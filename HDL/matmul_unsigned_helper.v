==> flow/design.v <==
`timescale 1ns / 1ps
module matmul_unsigned_helper(
	input wire clk,
	input wire rst,
	input wire trigger,
	input wire cds,
	input wire reset,
	input wire [2:0] num_bits,
	input wire [4:0] pulse_multiplier,
	output reg idle,
	input wire neuron_idle,
	input wire spi_idle,
	output reg neuron_sample_trigger,
	output reg neuron_cds_trigger,
	output reg spi_write_trigger,
	output reg turn_off_inference,
	output reg ext_inference_enable,
	output reg [7:0] num_pulses,
	output reg reg_reset
	);
reg [3:0] state, next_state;
reg [7:0] next_num_pulses;
reg [3:0] cycle_counter, next_cycle_counter;
reg [3:0] clk_counter, next_clk_counter;
parameter [3:0] STATE_IDLE = 4'd0;
parameter [3:0] STATE_EXT_INF_ON = 4'd1;
parameter [3:0] STATE_INF_MODE_OFF = 4'd2;
parameter [3:0] STATE_SPI_TRIG = 4'd3;
parameter [3:0] STATE_SPI_WAIT = 4'd4;
parameter [3:0] STATE_INF_MODE_ON = 4'd5;
parameter [3:0] STATE_EXT_INF_OFF = 4'd6;
parameter [3:0] STATE_CDS_TRIG = 4'd7;
parameter [3:0] STATE_CDS_WAIT = 4'd8;
parameter [3:0] STATE_SAMPLE_TRIG = 4'd9;
parameter [3:0] STATE_SAMPLE_WAIT = 4'd10;
parameter [3:0] STATE_CYCLE_DONE = 4'd11;
always @(posedge clk, posedge rst) begin
	if (rst) begin
		state <= STATE_IDLE;
		idle <= 0;
		neuron_sample_trigger <= 0;
		neuron_cds_trigger <= 0;
		spi_write_trigger <= 0;
		turn_off_inference <= 0;
		ext_inference_enable <= 0;
		reg_reset <= 0;
		num_pulses <= 0;
		cycle_counter <= 0;
		clk_counter <= 0;
	end else begin
		state <= next_state;
		num_pulses <= next_num_pulses;
		cycle_counter <= next_cycle_counter;
		clk_counter <= next_clk_counter;
		case (state)
			STATE_IDLE: begin
				idle <= 1;
				neuron_sample_trigger <= 0;
				neuron_cds_trigger <= 0;
				spi_write_trigger <= 0;
				turn_off_inference <= 0;
				ext_inference_enable <= 0;
				reg_reset <= 0;
			end
			STATE_EXT_INF_ON: begin
				idle <= 0;
				neuron_sample_trigger <= 0;
				neuron_cds_trigger <= 0;
				spi_write_trigger <= 0;
				turn_off_inference <= 0;
				ext_inference_enable <= 1;
				reg_reset <= 0;
			end
			STATE_INF_MODE_OFF: begin
				idle <= 0;
				neuron_sample_trigger <= 0;
				neuron_cds_trigger <= 0;
				spi_write_trigger <= 0;
				turn_off_inference <= 1;
				ext_inference_enable <= 1;
				reg_reset <= 0;
			end
			STATE_SPI_TRIG: begin
				idle <= 0;
				neuron_sample_trigger <= 0;
				neuron_cds_trigger <= 0;
				spi_write_trigger <= 1;
				turn_off_inference <= 1;
				ext_inference_enable <= 1;
				reg_reset <= 0;
			end
			STATE_SPI_WAIT: begin
				idle <= 0;
				neuron_sample_trigger <= 0;
				neuron_cds_trigger <= 0;
				spi_write_trigger <= 0;
				turn_off_inference <= 1;
				ext_inference_enable <= 1;
				reg_reset <= 0;
			end
			STATE_INF_MODE_ON: begin
				idle <= 0;
				neuron_sample_trigger <= 0;
				neuron_cds_trigger <= 0;
				spi_write_trigger <= 0;
				turn_off_inference <= 0;
				ext_inference_enable <= 1;
				reg_reset <= 0;
			end
			STATE_EXT_INF_OFF: begin
				idle <= 0;
				neuron_sample_trigger <= 0;
				neuron_cds_trigger <= 0;
				spi_write_trigger <= 0;
				turn_off_inference <= 0;
				ext_inference_enable <= 0;
				reg_reset <= 0;
			end
			STATE_CDS_TRIG: begin
				idle <= 0;
				neuron_sample_trigger <= 0;
				neuron_cds_trigger <= 1;
				spi_write_trigger <= 0;
				turn_off_inference <= 0;
				ext_inference_enable <= 0;
				reg_reset <= 0;
			end
			STATE_CDS_WAIT: begin
				idle <= 0;
				neuron_sample_trigger <= 0;
				neuron_cds_trigger <= 0;
				spi_write_trigger <= 0;
				turn_off_inference <= 0;
				ext_inference_enable <= 0;
				reg_reset <= 0;
			end
			STATE_SAMPLE_TRIG: begin
				idle <= 0;
				neuron_sample_trigger <= 1;
				neuron_cds_trigger <= 0;
				spi_write_trigger <= 0;
				turn_off_inference <= 0;
				ext_inference_enable <= 0;
				reg_reset <= 0;
			end
			STATE_SAMPLE_WAIT: begin
				idle <= 0;
				neuron_sample_trigger <= 0;
				neuron_cds_trigger <= 0;
				spi_write_trigger <= 0;
				turn_off_inference <= 0;
				ext_inference_enable <= 0;
				reg_reset <= 0;
			end
			STATE_CYCLE_DONE: begin
				idle <= 0;
				neuron_sample_trigger <= 0;
				neuron_cds_trigger <= 0;
				spi_write_trigger <= 0;
				turn_off_inference <= 0;
				ext_inference_enable <= 0;
				reg_reset <= reset;
			end
			default: begin
				idle <= 0;
				neuron_sample_trigger <= 0;
				neuron_cds_trigger <= 0;
				spi_write_trigger <= 0;
				turn_off_inference <= 0;
				ext_inference_enable <= 0;
				reg_reset <= 0;
			end
		endcase
	end
end
always @(*) begin
	case (state)
		STATE_IDLE: begin
			next_num_pulses = pulse_multiplier;
			next_cycle_counter = 0;
			next_clk_counter = 0;
			if (trigger) next_state = STATE_EXT_INF_ON;
			else next_state = STATE_IDLE;
		end
		STATE_EXT_INF_ON: begin
			next_num_pulses = num_pulses;
			next_cycle_counter = cycle_counter;
			next_clk_counter = 0;
			next_state = STATE_INF_MODE_OFF;
		end
		STATE_INF_MODE_OFF: begin
			next_num_pulses = num_pulses;
			next_cycle_counter = cycle_counter;
			next_clk_counter = 0;
			if (spi_idle) next_state = STATE_SPI_TRIG;
			else next_state = STATE_INF_MODE_OFF;
		end
		STATE_SPI_TRIG: begin
			next_num_pulses = num_pulses;
			next_cycle_counter = cycle_counter;
			next_clk_counter = clk_counter + 1;
			if (clk_counter == 3) next_state = STATE_SPI_WAIT;
			else next_state = STATE_SPI_TRIG;
		end
		STATE_SPI_WAIT: begin
			next_num_pulses = num_pulses;
			next_cycle_counter = cycle_counter;
			next_clk_counter = 0;
			if (spi_idle) next_state = STATE_INF_MODE_ON;
			else next_state = STATE_SPI_WAIT;
		end
		STATE_INF_MODE_ON: begin
			next_num_pulses = num_pulses;
			next_cycle_counter = cycle_counter;
			next_clk_counter = 0;
			next_state = STATE_EXT_INF_OFF;
		end
		STATE_EXT_INF_OFF: begin
			next_num_pulses = num_pulses;
			next_cycle_counter = cycle_counter;
			next_clk_counter = 0;
			if (neuron_idle) begin
				if (cds && (cycle_counter == 0)) next_state = STATE_CDS_TRIG;
				else next_state = STATE_SAMPLE_TRIG;
			end else begin
				next_state = STATE_EXT_INF_OFF;
			end
		end
		STATE_CDS_TRIG: begin
			next_num_pulses = num_pulses;
			next_cycle_counter = cycle_counter;
			next_clk_counter = clk_counter + 1;
			if (clk_counter == 3) next_state = STATE_CDS_WAIT;
			else next_state = STATE_CDS_TRIG;
		end
		STATE_CDS_WAIT: begin
			next_num_pulses = num_pulses;
			next_cycle_counter = cycle_counter;
			next_clk_counter = 0;
			if (neuron_idle) next_state = STATE_SAMPLE_TRIG;
			else next_state = STATE_CDS_WAIT;
		end
		STATE_SAMPLE_TRIG: begin
			next_num_pulses = num_pulses;
			next_cycle_counter = cycle_counter;
			next_clk_counter = clk_counter + 1;
			if (clk_counter == 3) next_state = STATE_SAMPLE_WAIT;
			else next_state = STATE_SAMPLE_TRIG;
		end
		STATE_SAMPLE_WAIT: begin
			next_num_pulses = num_pulses;
			next_cycle_counter = cycle_counter;
			next_clk_counter = 0;
			if (neuron_idle) begin
				next_state = STATE_CYCLE_DONE;
			end else begin
				next_state = STATE_SAMPLE_WAIT;
			end
		end
		STATE_CYCLE_DONE: begin
			next_cycle_counter = cycle_counter + 1;
			next_clk_counter = 0;
			if (cycle_counter[0] == 1) begin
				next_num_pulses = num_pulses << 1;
				if (cycle_counter[3:1] == num_bits) next_state = STATE_IDLE;
				else next_state = STATE_EXT_INF_ON;
			end else begin
				next_num_pulses = num_pulses;
				next_state = STATE_EXT_INF_ON;
			end
		end
		default: begin
			next_num_pulses = 0;
			next_cycle_counter = 0;
			next_clk_counter = 0;
			next_state = STATE_IDLE;
		end
	endcase
end
endmodule
# Step by step through the tools: matmul_unsigned_helper
# Tool output for the design above, in the order of the flow.
# Lines are those of the file above, counted from 1.
# Library cell names are shortened.
# A cell with -- has no value.
# setup
top_module,matmul_unsigned_helper
clock_port,clk
cell_library,sky130hd
corner,tt_025C_1v80

# Elaborated design
# Counts by Yosys on the flattened word-level netlist (proc, flatten, opt, wreduce; memories kept). Register bits leave out memories and registers merged into their read ports (data or address). Print and check cells are left out.
# op_classes
equal,14
addsub,2
n_div,0
n_mul,0
shifts,0
n_logic,1
mux,24
compare,0
reduce_logical,8
# ops
cell,n
4-bit parallel mux with 12-bit select,1
8-bit parallel mux with 3-bit select,1
4-bit by 3-bit equality test with 1-bit output (second input constant),4
4-bit equality test (second input constant),4
4-bit 2-to-1 mux,4
1-bit 2-to-1 mux,14
4-bit by 2-bit equality test with 1-bit output (second input constant),3
10-bit OR reduction,1
4-bit by 1-bit adder with 4-bit output (second input constant),2
4-bit logical NOT,2
4-bit parallel mux with 2-bit select,1
8-bit 2-to-1 mux,1
3-bit OR reduction,2
5-bit OR reduction,1
4-bit by 1-bit equality test with 1-bit output (second input constant),1
3-bit equality test,1
3-bit 2-to-1 mux,1
2-bit inequality test (second input constant),1
2-bit AND reduction,1
2-bit 2-to-1 mux,1
1-bit logical AND,1
1-bit inverter,1
# bits
latch_bits,0
clocked_rd_ports_x_width,0
elab_cells,60
output_inout_bits,15
ram_bits,0
inputBits,15
reg_bits,27
rom_bits,0
n_memories,0

# Logic depth
# Depth = most cells in a row (Yosys ltp): at word level without a register or memory, in the mapped netlist without a sequential cell, where the memories' decode and read muxes count.
# depth
depth_word,5
ABC_AREA,0
depth_mapped,6
depth_no_buf,5

# Mapped cells and area
# The flow's flattened synthesis, as Yosys stat reports it; memories are mapped. The netlist is that of the ABC_AREA named above (0 if unset); the other value can give another one.
# The area totals of this step are shown rounded.
# mapped
n_buf,3
stdcells,128
yosys_area_um2,1500
seq_area_um2,880
ffs,35
# types
cell_type,n,type_area_um2
dfrtp_1,34,850.816
a22o_1,8,70.067
nand2_1,18,67.565
mux2_1,4,45.043
ha_1,3,37.536
nand3_1,7,35.034
xnor2_1,4,35.034
inv_1,9,33.782
dfstp_2,1,26.275
nor2_1,7,26.275
and2_1,4,25.024
o211ai_1,3,22.522
mux2i_1,2,20.019
o21ai_0,4,20.019
nor3_4,1,16.266
a21o_1,2,15.014
nor3_1,3,15.014
nand4_2,1,12.512
# Not listed: further types 12, cells in them 13.

# Worst setup path after synthesis
# Path of least setup slack by OpenSTA after synthesis, without wires, with an ideal clock, recovery checks aside; 20% of the period is set as input and as output delay. Where synthesis merged equal registers, the netlist keeps one of their names.
# synth_path
path_kind,register to register
start,register state
end,register num_pulses[1]
required_ns,1.642
clock_period_ns,1.77
t_arrival_ns,1.302
stages,5
path_slack_ns,0.340
n_path_buf,0
delay_ns,1.430
setup_time_ns,0.128
launch_ns,0.000
synth_period_reached_ns,1.43
# "delay_ns" is the arrival time less input delay plus setup time.
# "stages" counts driving pins, that of a launching flip-flop among them; a cell with two outputs on the path counts twice.
# "synth_period_reached_ns" = period - worst setup slack (recovery checks aside). The figure is calculated, with input and output delays left at 20% of the set period.
# An end named without its bit number is one bit of that signal or, where synthesis recoded a state register, one of its new flip-flops.
# Between the ends stands the longest chain of elaborated cells between them, by number of cells; it is not shown to be the way that was timed. Of several equally long chains one is given.
# Each line given opens the expression or statement behind the cell; cells for indexed reads and writes are added by Yosys, which also makes memories of some case tables.
# synth_via
path_cell_list,dfrtp_1 > nor3_4 > nand4_2 > nor2_4 > mux2_1
elab_chain_len,4
cells_between,17
cone_classes,12 x eq/ne; 1 x mux; 1 x logic; 3 x reduce/logical
# synth_lines
element,line_no,text
from (decl),21,"reg [3:0] state, next_state;"
from (assign),39,state <= STATE_IDLE;
from (assign),51,state <= next_state;
4-bit equality test,177,case (state)
10-bit OR reduction,--,
1-bit inverter,--,
2-bit AND reduction,--,
to (assign),47,num_pulses <= 0;
to (assign),52,num_pulses <= next_num_pulses;
to (decl),18,"output reg [7:0] num_pulses,"

# Worst path after layout
# From the final timing report of run 1: the path of least setup slack in the routed layout; clock arrival at registers is part of the times.
# layout_path
path_kind,register to register
start,register state
end,register cycle_counter[2]
n_path_buf,1
stages,6
path_slack_ns,0.10
clock_period_ns,1.76
t_arrival_ns,1.94
required_ns,2.03
launch_ns,0.34
setup_time_ns,0.06
# An end named without its bit number is one bit of that signal or, where synthesis recoded a state register, one of its new flip-flops.
# Between the ends stands the longest chain of elaborated cells between them, by number of cells; it is not shown to be the way that was timed. Of several equally long chains one is given.
# layout_via
path_cell_list,dfrtp_1 > nor3_1 > nand4_4 > buf_4 > or3_1 > nand3_1
elab_chain_len,3
cells_between,13
cone_classes,11 x eq/ne; 1 x mux; 1 x reduce/logical
# layout_lines
element,line_no,text
from (decl),21,"reg [3:0] state, next_state;"
from (assign),39,state <= STATE_IDLE;
from (assign),51,state <= next_state;
4-bit equality test,177,case (state)
10-bit OR reduction,--,
4-bit parallel mux with 2-bit select,177,
to (assign),48,cycle_counter <= 0;
to (assign),53,cycle_counter <= next_cycle_counter;
to (decl),23,"reg [3:0] cycle_counter, next_cycle_counter;"

# Top module matmul_unsigned_helper; platform sky130hd; tools Yosys and OpenROAD; 2 stored runs in no particular order. Input and output delays are each 20% of the period that was set; the output load is 0.01 pF.
# "clock_period_reached_ns" is the run's clock period less its worst setup slack. It is reckoned from that one timing run; input and output delays stay at 20% of the period that was set.
# "worst_setup_path_time_ns": the worst setup path's part of the clock period (all of it between registers, 20% less for each end at a port) less its slack. A launch clock that arrives late makes it longer, a capture clock that arrives late makes it shorter.
# By "total_power_mw" is meant OpenSTA's value without simulated activity: inputs other than the clock are taken to toggle once in ten clock periods, and the tool carries that through the logic.
# The results are shown rounded.
# A setting shown as n/a is not set for that run.
setting or result,run 1,run 2
period_ns,1.76,2.99
CORE_UTILIZATION,63,32
CAP_MARGIN,20,20
CORE_MARGIN,2,7
SLEW_MARGIN,20,20
SETUP_SLACK_MARGIN,n/a,-0.01
PLACE_DENSITY_LB_ADDON,n/a,0.25
CORE_ASPECT_RATIO,n/a,0.75
TNS_END_PERCENT,n/a,85
ABC_AREA,n/a,0
CTS_CLUSTER_SIZE,n/a,69
MAX_ROUTING_LAYER,n/a,met4
total_power_mw,2.4,1.4
synthArea_um2,1500,1500
tns_setup_ns,0.000,0.000
clock_period_reached_ns,1.665,1.830
die_footprint_um2,2700,6700
final_stdcell_area_um2,1900,1900
finish.utilization_pct,86,43
worst_setup_path_time_ns,1.66,1.23
worst_setup_path_type,register to register,register to output
ws_setup_ns,0.095,1.2
