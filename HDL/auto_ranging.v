==> flow/design.v <==
`timescale 1ns / 1ps
module auto_ranging (
	input wire clk,
	input wire rst,
	input wire trigger,
	input wire [15:0] t_shld_init,
	input wire [15:0] t_delta_init,
	input wire [17:0] vref,	
	input wire ack,
	output reg [17:0] dout1,
	output reg [17:0] dout2,
	output reg valid,
	output reg [7:0] iter_count,
	output reg rr_trigger,
	output reg ack_trigger,
	output reg [15:0] t_shld,
	output reg [15:0] t_delta,
	input wire rr_ready,
	input wire [17:0] rr_dout1,
	input wire [17:0] rr_dout2
	);
reg [2:0] state, next_state;
reg [15:0] next_t_shld, next_t_delta;
reg [17:0] next_dout1, next_dout2;
reg [7:0] next_iter_count;
parameter [2:0] STATE_IDLE = 3'd0;
parameter [2:0]	STATE_TRIG = 3'd1;
parameter [2:0]	STATE_WAIT = 3'd2;
parameter [2:0] STATE_ACK = 3'd3;
parameter [2:0] STATE_VALID = 3'd4;
always @(posedge clk, posedge rst) begin
	if (rst) begin
		state <= STATE_IDLE;
		t_shld <= 0;
		t_delta <= 0;
		dout1 <= 0;
		dout2 <= 0;
		iter_count <= 0;
	end else begin
		state <= next_state;
		t_shld <= next_t_shld;
		t_delta <= next_t_delta;
		dout1 <= next_dout1;
		dout2 <= next_dout2;
		iter_count <= next_iter_count;
	end
end
always @(*) begin
	case (state)
		STATE_IDLE: begin
			rr_trigger = 0;
			ack_trigger = 0;
			next_t_shld = t_shld_init;
			next_t_delta = t_delta_init;
			next_dout1 = 0;
			next_dout2 = 0;
			next_iter_count = 0;
			valid = 0;
			if (trigger) begin
				next_state = STATE_TRIG;
			end else begin
				next_state = STATE_IDLE;
			end
		end
		STATE_TRIG: begin
			rr_trigger = 1;
			ack_trigger = 0;
			next_t_shld = t_shld;
			next_t_delta = t_delta;
			next_dout1 = 0;
			next_dout2 = 0;
			next_iter_count = iter_count;
			valid = 0;
			next_state = STATE_WAIT;
		end
		STATE_WAIT: begin
			rr_trigger = 0;
			ack_trigger = 0;
			next_t_shld = t_shld;
			next_t_delta = t_delta;
			next_dout1 = 0;
			next_dout2 = 0;
			next_iter_count = iter_count;
			valid = 0;
			if (rr_ready) begin
				next_dout1 = rr_dout1;
				next_dout2 = rr_dout2;
				next_state = STATE_ACK;
			end else begin
				next_state = STATE_WAIT;
			end
		end
		STATE_ACK: begin
			rr_trigger = 0;
			ack_trigger = 1;
			next_t_shld = t_shld;
			next_t_delta = t_delta;
			next_dout1 = dout1;
			next_dout2 = dout2;
			next_iter_count = iter_count + 1;
			valid = 0;
			if ((t_delta > 10) && (t_delta < 30000)) begin
				if (vref > dout2) begin
					if ((vref/3*2) < dout2) begin
						next_t_shld = t_shld << 1;
						next_t_delta = t_delta << 1;
						next_state = STATE_TRIG;
					end else if ((vref/9) > dout2) begin
						next_t_shld = t_shld >> 1;
						next_t_delta = t_delta >> 1;
						next_state = STATE_TRIG;
					end else begin
						next_state = STATE_VALID;
					end
				end else begin
					if ((vref/3*4) > dout2) begin
						next_t_shld = t_shld << 1;
						next_t_delta = t_delta << 1;
						next_state = STATE_TRIG;
					end else if ((vref/9*17) < dout2) begin
						next_t_shld = t_shld >> 1;
						next_t_delta = t_delta >> 1;
						next_state = STATE_TRIG;
					end else begin
						next_state = STATE_VALID;
					end
				end
			end else begin
				next_state = STATE_VALID;
			end
		end
		STATE_VALID: begin
			rr_trigger = 0;
			ack_trigger = 0;
			next_t_shld = t_shld;
			next_t_delta = t_delta;
			next_dout1 = dout1;
			next_dout2 = dout2;
			next_iter_count = iter_count;
			valid = 1;
			if (ack) next_state = STATE_IDLE;
			else next_state = STATE_VALID;
		end
		default: begin
			rr_trigger = 0;
			ack_trigger = 0;
			next_t_shld = t_shld_init;
			next_t_delta = t_delta_init;
			next_dout1 = 0;
			next_dout2 = 0;
			next_iter_count = 0;
			valid = 0;
			next_state = STATE_IDLE;
		end
	endcase
end
endmodule
Step by step through the tools: auto_ranging:

The steps from the RTL of auto_ranging to its reports follow in flow order.
Lines are those of the file above, counted from 1.
Operators carry their Yosys type and port widths (W data, S select, Z words).
Cell names lack the library's common part.
Not given: --

* design top: auto_ranging
* clock port: clk
* library: sky130hd
* timing corner: tt_025C_1v80

Word level:

Counts by Yosys on the flattened word-level netlist (proc, flatten, opt, wreduce; memories kept). Register bits leave out memories and registers merged into their read ports (data or address). Print and check cells are left out. Cells with the same type and inputs are merged into one.

* flip-flop bits (word level): 79
* bits of input ports: 91
* output and inout bits: 79
* word-level cells: 62

* add/subtract/negate cells: 1
* $mul: 1
* divide/modulo/power cells: 2
* magnitude comparators: 7
* equal/unequal tests: 7
* muxes and demuxes: 32
* bitwise operators: 1
* reduce/logical cells: 5

Operators with widths (count)
* $mux W16: 12
* $mul A32 B5 Y32 const B: 1
* $div A18 B4 Y32 const B: 1
* $pmux W18 S2: 2
* $div A18 B2 Y32 const B: 1
* $gt A32 B18 Y1: 2
* $lt A32 B18 Y1: 2
* $pmux W16 S2: 2
* $mux W18: 2
* $mux W3: 7
* $gt A18 B18 Y1: 1
* $lt A16 B15 Y1 const B: 1
* $gt A16 B4 Y1 const B: 1
* $pmux W8 S2: 1
* $pmux W3 S5: 1
* $ne A4 B4 Y1 const B: 2
* $add A8 B1 Y8 const B: 1
* $eq A3 B2 Y1 const B: 2
* $mux W1: 5
* $reduce_and A4 Y1: 1
* $eq A3 B1 Y1 const B: 1
* $eq A3 B3 Y1 const B: 1
* $logic_not A3 Y1: 1
* $reduce_or A3 Y1: 1
* $ne A2 B2 Y1 const B: 1
* $reduce_or A2 Y1: 1
* $logic_and A1 B1 Y1: 1
* $not A1 Y1: 1

Depth:

Longest topological path by Yosys (ltp), each cell counted once; first at word level (registers and memories cut), then after technology mapping (sequential cells cut; the memories' decode and read muxes count).

* word-level depth: 8
* ABC_AREA: 0
* gate-level depth with buffers: 58
* mapped depth without buffers: 51

After synthesis:

Source: synth_stat.txt of the flow (Yosys; design flattened, memories mapped). It holds for the ABC_AREA given above (unset counts as 0); a run with the other value may have another netlist.

Cell types
* dfrtp_1: count 80, total area 2001.92 µm²
* ha_1: count 106, total area 1.33E+03 µm²
* a21oi_1: count 93, total area 465.446 µm²
* mux2_2: count 37, total area 416.65 µm²
* a22o_1: count 44, total area 385.37 µm²
* mux2i_1: count 36, total area 360.346 µm²
* nor2_1: count 94, total area 352.838 µm²
* o21a_1: count 41, total area 307.795 µm²
* o21ai_0: count 61, total area 305.293 µm²
* nand2_1: count 67, total area 251.491 µm²
* inv_1: count 53, total area 198.941 µm²
* a21o_1: count 25, total area 187.68 µm²
* clkbuf_1: count 49, total area 183.926 µm²
* nor3_1: count 32, total area 160.154 µm²
* a211oi_1: count 19, total area 142.637 µm²
* xnor2_1: count 16, total area 140.134 µm²
* nand3_1: count 25, total area 125.12 µm²
* nand4_1: count 20, total area 125.12 µm²

Not listed: further types 91, cells in them 313.

* cell count: 1211
* chip area (Yosys): 10060.9 µm²
* sequential part of the area: 2028.2 µm²
* flip-flops: 81
* buffers: 71

Path before layout:

OpenSTA on the mapped netlist: ideal clock, no wires. The path of least setup slack (recovery checks aside). Input and output delay are each 20% of the period. Register names are those of the netlist, which keeps one name where synthesis merged equal registers.

* path type: input to register
* start point: in vref[12]
* end point: reg t_delta[0]
* clock period: 21.4 ns
* input delay: 4.280 ns
* library setup time: 0.125 ns
* time at the first pin: 4.280 ns
* data arrival time: 14.688 ns
* required time: 21.275 ns
* slack: 6.587 ns
* path delay: 10.533 ns
* driving pins on the path: 55
* path buffers: 4
* synthesis period reached: 14.813 ns

"path delay" = arrival - input delay + setup time.
"driving pins on the path": output pins that drive a net of the path, with the launching flip-flop's if there is one; two outputs of one cell count as two.
"synthesis period reached" = period - worst setup slack (recovery checks aside). The figure is calculated, with input and output delays left at 20% of the set period.
The rows between start and end are the longest chain of elaborated cells between them; the timing report does not say that the signal goes this way. Where chains are equally long, one stands for them.
Each line given opens the expression or statement behind the cell; cells for indexed reads and writes are added by Yosys, which also makes memories of some case tables.

* cells stage by stage: buf_2 -> buf_2 -> inv_1 -> a2111oi_1 -> or4_1 -> o31a_1 -> o32a_2 -> o22a_4 -> or4_4 -> o31a_2 -> buf_6 -> a211o_1 -> a31oi_2 -> nor4_1 -> a2111oi_2 -> a41oi_1 -> o311a_1 -> o221a_4 -> (+19 left out) -> o21a_1 -> o21a_1 -> o21a_1 -> o21a_1 -> o21a_1 -> o21a_1 -> o21a_1 -> o21a_1 -> o21a_1 -> o21a_1 -> o21a_1 -> o21ai_0 -> a21boi_0 -> a221oi_1 -> nand2b_1 -> nand2_1 -> clkbuf_1 -> mux2_2
* length of the longest elaborated chain: 8
* elaborated cells on any way between the ends: 18
* those cells by class: mul (1); div (2); compare (5); eq/ne (2); mux (7); reduce/logical (1)

Ends and longest elaborated chain, after synthesis
* start: declaration: RTL line 8 `input wire [17:0] vref,`
* $div A18 B4 Y32: RTL line 120 `end else if ((vref/9*17) < dout2) begin`
* $mul A32 B5 Y32: RTL line 120
* $lt A32 B18 Y1: RTL line 120
* $mux W16: RTL line 120
* $mux W16: RTL line 116 `if ((vref/3*4) > dout2) begin`
* $mux W16: RTL line 103 `if (vref > dout2) begin`
* $mux W16: RTL line 102 `if ((t_delta > 10) && (t_delta < 30000)) begin`
* $pmux W16 S2: RTL line 49 `case (state)`
* end: assignment: RTL line 35 `t_delta <= 0;`
* end: assignment: RTL line 42 `t_delta <= next_t_delta;`
* end: declaration: RTL line 17 `output reg [15:0] t_delta,`

Worst path after layout:

Path of least setup slack in the final report of job 1 (OpenROAD, finished layout, wires in). Where an end is a register, its clock arrival counts in the times.

* path type: input to register
* start point: in vref[12]
* end point: reg t_shld[13]
* clock period: 9.56 ns
* input delay: 1.91 ns
* library setup time: 0.12 ns
* time at the first pin: 1.91 ns
* data arrival time: 13.90 ns
* required time: 9.78 ns
* slack: -4.12 ns
* driving pins on the path: 64
* path buffers: 13

The rows between start and end are the longest chain of elaborated cells between them; the timing report does not say that the signal goes this way. Where chains are equally long, one stands for them.

* cells stage by stage: buf_6 -> buf_6 -> nor2b_1 -> buf_4 -> o21ai_0 -> a32o_2 -> nand3_4 -> buf_6 -> o211a_4 -> o22a_4 -> buf_4 -> nor3_4 -> o31ai_4 -> buf_6 -> a211oi_4 -> a211oi_1 -> buf_4 -> buf_4 -> (+28 left out) -> o21a_1 -> o21a_1 -> o21a_1 -> o21a_1 -> o21a_1 -> o21a_1 -> o21a_1 -> o21a_1 -> o21a_1 -> o21a_1 -> o21a_1 -> o21ai_2 -> a21boi_2 -> a221oi_2 -> nand2b_4 -> nand2_8 -> buf_12 -> mux2_2
* length of the longest elaborated chain: 8
* elaborated cells on any way between the ends: 18
* those cells by class: mul (1); div (2); compare (5); eq/ne (2); mux (7); reduce/logical (1)

Ends and longest elaborated chain, after layout
* start: declaration: RTL line 8 `input wire [17:0] vref,`
* $div A18 B4 Y32: RTL line 120 `end else if ((vref/9*17) < dout2) begin`
* $mul A32 B5 Y32: RTL line 120
* $lt A32 B18 Y1: RTL line 120
* $mux W16: RTL line 120
* $mux W16: RTL line 116 `if ((vref/3*4) > dout2) begin`
* $mux W16: RTL line 103 `if (vref > dout2) begin`
* $mux W16: RTL line 102 `if ((t_delta > 10) && (t_delta < 30000)) begin`
* $pmux W16 S2: RTL line 49 `case (state)`
* end: assignment: RTL line 34 `t_shld <= 0;`
* end: assignment: RTL line 41 `t_shld <= next_t_shld;`
* end: declaration: RTL line 16 `output reg [15:0] t_shld,`

Module auto_ranging, platform sky130hd: 2 stored runs of the flow (Yosys, OpenROAD) with differing settings, in no particular order. Input and output delays are each 20% of the period that was set; the output load is 0.01 pF.
"period reached": clock period set for the run, less the worst setup slack. It is reckoned from that one timing run; input and output delays stay at 20% of the period that was set.
"critical setup path time": the worst setup path's part of the clock period (all of it between registers, 20% less for each end at a port) less its slack. A launch clock that arrives late makes it longer, a capture clock that arrives late makes it shorter.
By "power consumption" is meant OpenSTA's value without simulated activity: inputs other than the clock are taken to toggle once in ten clock periods, and the tool carries that through the logic.

### Job 1

==> flow/run.sh <==
#!/bin/bash
# the make line also repeats the synthesis and layout settings of config.mk as NAME=value (left out here)
make -C /OpenROAD-flow-scripts/flow DESIGN_CONFIG=/design/flow/config.mk WORK_HOME=/design/flow/orfs CLKGATE_MAP_FILE= finish
==> flow/config.mk <==
export PLATFORM = sky130hd
export DESIGN_NAME = auto_ranging
export DESIGN_NICKNAME = auto_ranging
export VERILOG_FILES = /design/flow/design.v
export SDC_FILE = /design/flow/constraint.sdc
export NUM_CORES = 4
export LEC_CHECK = 0
export CAP_MARGIN = 35
export CORE_ASPECT_RATIO = 0.8
export CORE_MARGIN = 9
export CORE_UTILIZATION = 56
export GPL_ROUTABILITY_DRIVEN = 0
export SLEW_MARGIN = 20
export TNS_END_PERCENT = 85
==> flow/constraint.sdc <==
create_clock -name core_clock -period 9.56 [get_ports {clk}]
set_input_delay 1.9120 -clock core_clock [delete_from_list [all_inputs] [get_ports {clk}]]
set_output_delay 1.9120 -clock core_clock [all_outputs]
set_load 0.01 [all_outputs]

Results of job 1:
- Cell area after synthesis: 10,060.9 µm²
- Die outline area: 23,144.7 µm²
- Area of the standard cells in the finished layout: 15,752.6 µm²
- Final design utilization: 90.1 %
- Lowest setup slack: -4.118 ns
- Total negative slack on setup checks: -137.956 ns
- Worst hold slack: 0.510 ns
- Power consumption: 5.037 mW
- Period reached: 13.678 ns
- Critical setup path time: 11.77 ns
- Worst setup path kind: input to register

### Job 2

==> flow/run.sh <==
#!/bin/bash
# the make line also repeats the synthesis and layout settings of config.mk as NAME=value (left out here)
make -C /OpenROAD-flow-scripts/flow DESIGN_CONFIG=/design/flow/config.mk WORK_HOME=/design/flow/orfs CLKGATE_MAP_FILE= finish
==> flow/config.mk <==
export PLATFORM = sky130hd
export DESIGN_NAME = auto_ranging
export DESIGN_NICKNAME = auto_ranging
export VERILOG_FILES = /design/flow/design.v
export SDC_FILE = /design/flow/constraint.sdc
export NUM_CORES = 4
export LEC_CHECK = 0
export CAP_MARGIN = 20
export CORE_MARGIN = 2
export CORE_UTILIZATION = 40
export SETUP_SLACK_MARGIN = 3.44
export SLEW_MARGIN = 20
==> flow/constraint.sdc <==
create_clock -name core_clock -period 16.4 [get_ports {clk}]
set_input_delay 3.2800 -clock core_clock [delete_from_list [all_inputs] [get_ports {clk}]]
set_output_delay 3.2800 -clock core_clock [all_outputs]
set_load 0.01 [all_outputs]

Results of job 2:
- Cell area after synthesis: 10,060.9 µm²
- Die outline area: 26,437.1 µm²
- Area of the standard cells in the finished layout: 14,126.0 µm²
- Final design utilization: 56.6 %
- Lowest setup slack: 2.732 ns
- Total negative slack on setup checks: 0.000 ns
- Worst hold slack: 0.506 ns
- Power consumption: 2.500 mW
- Period reached: 13.668 ns
- Critical setup path time: 10.39 ns
- Worst setup path kind: input to register
